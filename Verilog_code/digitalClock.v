==> flow/design.v <==
module Seven_Segment(
    input clk,  
    input [3:0] zero_min,
    input [3:0] first_min,
    input [3:0] zero_hour,
    input [3:0] first_hour,
    output reg [6:0] segment,
    output reg [3:0] enable
    );
    reg [1:0] digit_clk = 0;
    reg [6:0] display_clk [3:0];
    reg [18:0] count = 0;
    parameter max_count = 500_000;  
    wire [3:0] no_to_be_display [3:0];
      assign no_to_be_display[0] = zero_min;
      assign no_to_be_display[1] = first_min;
      assign no_to_be_display[2] = zero_hour;
      assign no_to_be_display[3] = first_hour;
        always @(posedge clk) begin                  
        if (count < max_count) begin
            count <= count+1;
        end else begin
            digit_clk <= digit_clk + 1;
            count <= 0;
        end
     case(no_to_be_display[digit_clk]) 
			 4'b0000 : display_clk[digit_clk] <= 7'b1000000;  
			 4'b0001 : display_clk[digit_clk] <= 7'b1111001;  
			 4'b0010 : display_clk[digit_clk] <= 7'b0100100;  
			 4'b0011 : display_clk[digit_clk] <= 7'b0110000;  
			 4'b0100 : display_clk[digit_clk] <= 7'b0011001;  
			 4'b0101 : display_clk[digit_clk] <= 7'b0010010;  
			 4'b0110 : display_clk[digit_clk] <= 7'b0000010;  
			 4'b0111 : display_clk[digit_clk] <= 7'b1111000;  
			 4'b1000 : display_clk[digit_clk] <= 7'b0000000;  
			 4'b1001 : display_clk[digit_clk] <= 7'b0011000;  
		 endcase
        if(digit_clk==0) 
        begin  
        enable <= 4'b1110;  
        segment <= display_clk[0];  
        end
        else if(digit_clk==1) 
        begin  
        enable <= 4'b1101;  
        segment <= display_clk[1];  
        end
        else if(digit_clk==2) 
        begin  
        enable <= 4'b1011;  
        segment <= display_clk[2];  
        end
        else if(digit_clk==3) 
        begin  
        enable <= 4'b0111;  
        segment <= display_clk[3];  
        end
    end 
endmodule
`timescale 1ns / 1ps
module digitalClock(
    input clk,  
    input ctr,  
    input rgt,  
    input lft,  
    input up,  
    input dn,  
    output [6:0] segment, 
    output [3:0] enable, 
    output AM_PMled,
    output clock_modeled  
    );
    reg [31:0] count =0; 
    parameter max_count=100_000_000; 
    reg [5:0] hours, mintes, seconds = 0; 
    reg [3:0] zero_min, first_min, zero_hour, first_hour = 0; 
    reg change = 0;  
    reg PM = 0;
    assign AM_PMled = PM;
    reg clock_mode = 0;
    assign clock_modeled = clock_mode;
    Seven_Segment SSM(clk, zero_min, first_min, zero_hour, first_hour , segment, enable);
   parameter clk_time = 1'b0;
   parameter set_time = 1'b1;
   reg current_time = set_time;
   always @(posedge clk) begin
        case(current_time)
            clk_time: begin 
                if (ctr) begin 
                    clock_mode <= 0;
                    current_time <= set_time; 
                    count <= 0;
                    change <= 0;
                    seconds <= 0; 
                end
                if (count <max_count) begin  
                    count <= count + 1;
                end else begin
                    count <= 0;
                    seconds <= seconds + 1;
                end                                
            end 
            set_time: begin
                if (ctr) begin 
                    clock_mode <= 1;
                    current_time <= clk_time;
                end
                if (count < (25_000_000)) begin 
                    count <= count + 1;
                end else begin
                    count <= 0;
                    case (change)
                        1'b0: begin 
                            if (up) begin 
                                mintes <= mintes + 1;
                            end
                            if (dn) begin 
                                if (mintes > 0) begin
                                    mintes <= mintes - 1;
                                end else if (hours > 1) begin 
                                    hours <= hours - 1;
                                    mintes <= 59;
                                end else if (hours == 1) begin
                                    hours <= 12;
                                    mintes <= 59;
                                end
                            end
                            if (lft || rgt) begin 
                                change <= 1;
                            end
                        end 
                        1'b1: begin 
                            if (up) begin 
                                hours <= hours + 1;
                            end
                            if (dn) begin 
                                if (hours > 1) begin
                                    hours <= hours - 1;
                                end else if (hours == 1) begin 
                                    hours <= 12;
                                end
                            end
                            if (rgt || lft) begin 
                                change <= 0;
                            end
                        end                      
                endcase               
                end                    
            end 
        endcase  
        if (seconds >= 60) begin  
                seconds <= 0;
                mintes <= mintes + 1;
        end
        if (mintes >= 60) begin  
                mintes <= 0;
                hours <= hours + 1;
        end
        if (hours >= 24) begin  
            hours <= 0;
        end
        else begin             
            zero_min <= mintes % 10;  
            first_min <= mintes / 10;  
            if (hours < 12) begin
                if (hours == 0) begin 
                    zero_hour <= 2;
                    first_hour <= 1;
                end else begin
                    zero_hour <= hours % 10;    
                    first_hour <= hours / 10;    
                end
                PM <= 0;
            end else begin 
                if (hours == 12) begin 
                    zero_hour <= 2;
                    first_hour <= 1;
                end else begin
                    zero_hour <= (hours - 12) % 10;    
                    first_hour <= (hours - 12) / 10;    
                end
                PM <= 1;                        
            end              
        end 
    end 
endmodule
# Step by step through the tools: digitalClock
# The steps from the RTL of digitalClock to its reports follow in flow order.
# Line numbers count from 1 in the design file above.
# A cell with - has no value.
# setup
top_module,digitalClock
clock_port,clk
library,sky130hd
pvt_corner,tt_025C_1v80

# After elaboration
# Yosys after proc, flatten, opt, wreduce and memory -nomap, before mapping. Print and check cells are not counted. Equal cells are merged and count once.
# Yosys's memory passes give these memory sizes; they may raise the number of words (mostly to a power of two), join words into wider ones and drop unused or constant bits.
# word_totals
ff_bits,102
ram_bits,28
memories,1
input_bits,6
word_cells,165
# memory_table
name,words,width,line_no,source
SSM.display_clk,4,7,11,reg [6:0] display_clk [3:0];
# op_classes
add_sub_neg,9
div_mod_pow,6
n_cmp,9
equal,24
mux,71
logic,11
n_reduce_logical,16
# ops
op,n
divider 6 x 4 -> 32 bit (second input constant),2
remainder unit 6 x 4 -> 32 bit (second input constant),2
two-way mux 6 bit,22
divider 32 x 4 -> 32 bit (second input constant),1
remainder unit 32 x 4 -> 32 bit (second input constant),1
two-way mux 7 bit,13
parallel mux 32 bit (select 2 bit),1
two-way mux 32 bit,2
adder 32 x 1 -> 32 bit (second input constant),1
< comparator 32 x 25 -> 1 bit (second input constant),1
< comparator 32 x 27 -> 1 bit (second input constant),1
two-way mux 4 bit,6
adder 19 x 1 -> 19 bit (second input constant),1
< comparator 19 bit (second input constant),1
adder 6 x 1 -> 6 bit (second input constant),3
two-way mux 1 bit,18
equality test 4 x 3 -> 1 bit (second input constant),4
parallel mux 4 bit (select 4 bit),1
subtractor 6 x 1 -> 6 bit (second input constant),2
greater-than comparator 6 x 1 -> 1 bit (second input constant),2
greater-or-equal comparator 6 bit (second input constant),2
parallel mux 6 bit (select 2 bit),1
OR 1 bit,9
inequality test 2 bit (second input constant),4
equality test 4 x 2 -> 1 bit (second input constant),2
equality test 4 bit (second input constant),2
parallel mux 1 bit (select 2 bit),4
subtractor 6 x 4 -> 7 bit (second input constant),1
# Not listed: further kinds 26, cells in them 36.

# Depth
# Depth = most cells in a row (Yosys ltp): at word level without a register or memory, in the mapped netlist without a sequential cell, where the memories' decode and read muxes count.
# depth
word_depth,13
ABC_AREA,0
ltp_mapped,13
ltp_nobuf,12

# Synthesis result
# Yosys stat after the flow's synthesis: flattened, memories mapped to cells. It holds for the ABC_AREA given above (unset counts as 0); a run with the other value may have another netlist.
# Totals and module areas in this step are rounded.
# by_type
type,n
sky130_fd_sc_hd__edfxtp_1,55
sky130_fd_sc_hd__dfxtp_1,74
sky130_fd_sc_hd__ha_1,30
sky130_fd_sc_hd__nor2_1,89
sky130_fd_sc_hd__xnor2_1,33
sky130_fd_sc_hd__a21oi_1,49
sky130_fd_sc_hd__nand2_1,63
sky130_fd_sc_hd__nor2_4,19
sky130_fd_sc_hd__xor2_1,24
sky130_fd_sc_hd__o21ai_0,40
sky130_fd_sc_hd__nand3_1,33
sky130_fd_sc_hd__and3_1,17
sky130_fd_sc_hd__mux2i_1,10
sky130_fd_sc_hd__inv_1,26
sky130_fd_sc_hd__nor3_1,17
sky130_fd_sc_hd__clkbuf_1,19
sky130_fd_sc_hd__nand4_1,11
sky130_fd_sc_hd__nor2b_1,10
# Other cell types: 63; their cells: 161.
# synth_totals
stdcells,780
yosys_area_mm2,0.00723
ffs,129
n_buf,33
# By module: a second synthesis without flattening, with its own total; a netlist apart from the flattened one above.
# unflattened
cells_unflattened,806
hier_area_mm2,0.00721
# Each row is one instance without its submodules.
# by_module
module,instances,n_cells,area_mm2
digitalClock,1,569,0.00458
Seven_Segment,1,237,0.00263

# Worst setup path after synthesis
# Path of least setup slack by OpenSTA after synthesis, without wires, with an ideal clock, recovery checks aside; 20% of the period is set as input and as output delay. Where synthesis merged equal registers, the netlist keeps one of their names.
# synth_path
kind,register to register
from,reg hours[2]
to,reg first_hour[1]
tclk_ns,6.05
setup_ns,0.266
launch_ns,0.000
arrival_ns,2.847
t_required_ns,5.784
slack_ns,2.937
delay_ns,3.113
stages,12
path_buffers,1
synth_period_reached_ns,3.113
# "delay_ns" = arrival - input delay + setup time.
# "stages": output pins that drive a net of the path, with the launching flip-flop's if there is one; two outputs of one cell count as two.
# "synth_period_reached_ns" = period - worst setup slack (recovery checks aside). The figure is calculated, with input and output delays left at 20% of the set period.
# Between the ends stands the longest chain of elaborated cells between them, by number of cells; it is not shown to be the way that was timed. Of several equally long chains one is given.
# Each line given opens the expression or statement behind the cell; cells for indexed reads and writes are added by Yosys, which also makes memories of some case tables.
# At most two assigning lines are given for a register; there are more.
# Ways into the end's enable are left out, as the timed path ends at the data pin.
# synth_between
cell_sequence,sky130_fd_sc_hd__dfxtp_1 -> sky130_fd_sc_hd__ha_1 -> sky130_fd_sc_hd__buf_2 -> sky130_fd_sc_hd__or3_1 -> sky130_fd_sc_hd__ha_1 -> sky130_fd_sc_hd__nor2b_1 -> sky130_fd_sc_hd__or3_1 -> sky130_fd_sc_hd__a32oi_1 -> sky130_fd_sc_hd__nor2_1 -> sky130_fd_sc_hd__maj3_1 -> sky130_fd_sc_hd__a21oi_1 -> sky130_fd_sc_hd__nor2_1
elab_chain_cells,4
cells_between,9
classes_between,add/sub (1); div (2); compare (1); eq/ne (1); mux (3); reduce/logical (1)
# synth_rtl
element,line_no,source
"start, declared",75,"reg [5:0] hours, mintes, seconds = 0;"
"start, assigned",121,hours <= hours - 1;
"start, assigned",134,hours <= hours + 1;
subtractor 6 x 4 -> 7 bit,180,first_hour <= (hours - 12) / 10;
divider 32 x 4 -> 32 bit,180,
two-way mux 4 bit,175,if (hours == 12) begin
two-way mux 4 bit,165,if (hours < 12) begin
"end, assigned",171,first_hour <= hours / 10;
"end, assigned",180,
"end, declared",76,"reg [3:0] zero_min, first_min, zero_hour, first_hour = 0;"

# Path in the finished layout
# From the final timing report of run 1: the path of least setup slack in the routed layout; clock arrival at registers is part of the times.
# layout_path
kind,register to register
from,reg hours[2]
to,reg zero_hour[2]
tclk_ns,5.44
setup_ns,0.28
launch_ns,0.41
arrival_ns,3.67
t_required_ns,5.56
slack_ns,1.89
stages,13
path_buffers,1
# Between the ends stands the longest chain of elaborated cells between them, by number of cells; it is not shown to be the way that was timed. Of several equally long chains one is given.
# At most two assigning lines are given for a register; there are more.
# Ways into the end's enable are left out, as the timed path ends at the data pin.
# layout_between
cell_sequence,sky130_fd_sc_hd__dfxtp_1 -> sky130_fd_sc_hd__ha_1 -> sky130_fd_sc_hd__buf_2 -> sky130_fd_sc_hd__or3_1 -> sky130_fd_sc_hd__ha_1 -> sky130_fd_sc_hd__nor2b_1 -> sky130_fd_sc_hd__or3_1 -> sky130_fd_sc_hd__a32oi_1 -> sky130_fd_sc_hd__o211a_1 -> sky130_fd_sc_hd__o21ai_1 -> sky130_fd_sc_hd__a31oi_1 -> sky130_fd_sc_hd__xnor2_1 -> sky130_fd_sc_hd__o32ai_1
elab_chain_cells,4
cells_between,9
classes_between,add/sub (1); div (2); compare (1); eq/ne (1); mux (3); reduce/logical (1)
# layout_rtl
element,line_no,source
"start, declared",75,"reg [5:0] hours, mintes, seconds = 0;"
"start, assigned",121,hours <= hours - 1;
"start, assigned",134,hours <= hours + 1;
subtractor 6 x 4 -> 7 bit,179,zero_hour <= (hours - 12) % 10;
remainder unit 32 x 4 -> 32 bit,179,
two-way mux 4 bit,175,if (hours == 12) begin
two-way mux 4 bit,165,if (hours < 12) begin
"end, assigned",170,zero_hour <= hours % 10;
"end, assigned",179,
"end, declared",76,"reg [3:0] zero_min, first_min, zero_hour, first_hour = 0;"

# Design digitalClock on sky130hd. What follows are 2 stored runs of the flow, each under its own settings; their order means nothing. The constraints put input and output delay at 20% of the set period each and load the outputs with 0.01 pF.
# "clock_period_reached_ns" means the clock period less the worst setup slack. The figure is calculated, with input and output delays left at 20% of the set period.
# "worst_path_time_ns" is the time allowed to the run's worst setup path (the clock period less input and output delay, where it has them) less its slack. Clock arrival times count: a late capture clock shortens it, a late launch clock lengthens it.
# Values from the reports are rounded here.
# Among the settings, - means not set for that run.
item,run 1,run 2
period_ns,5.44,6.15
CORE_UTILIZATION,42,70
SETUP_SLACK_MARGIN,-0.19,-
PLACE_DENSITY_LB_ADDON,0.17,0.2
CELL_PAD_IN_SITES_GLOBAL_PLACEMENT,3,-
CELL_PAD_IN_SITES_DETAIL_PLACEMENT,0,0
TNS_END_PERCENT,90,-
ABC_AREA,0,-
GPL_TIMING_DRIVEN,0,0
GPL_ROUTABILITY_DRIVEN,0,-
CTS_CLUSTER_DIAMETER,204,-
CAP_MARGIN,25,20
MAX_ROUTING_LAYER,met4,-
CORE_MARGIN,2,2
SLEW_MARGIN,20,30
worst_path_time_ns,3.55,3.55
critical_path_type,register to register,register to register
final_hold_ws_ns,0.455,0.468
clock_period_reached_ns,3.553,3.551
synth_area_mm2,0.00723,0.00723
setup_ws_ns,1.89,2.60
fin_util_frac,0.498,0.8
finalCellArea_mm2,0.00831,0.00814
dieArea_mm2,0.0183,0.0112
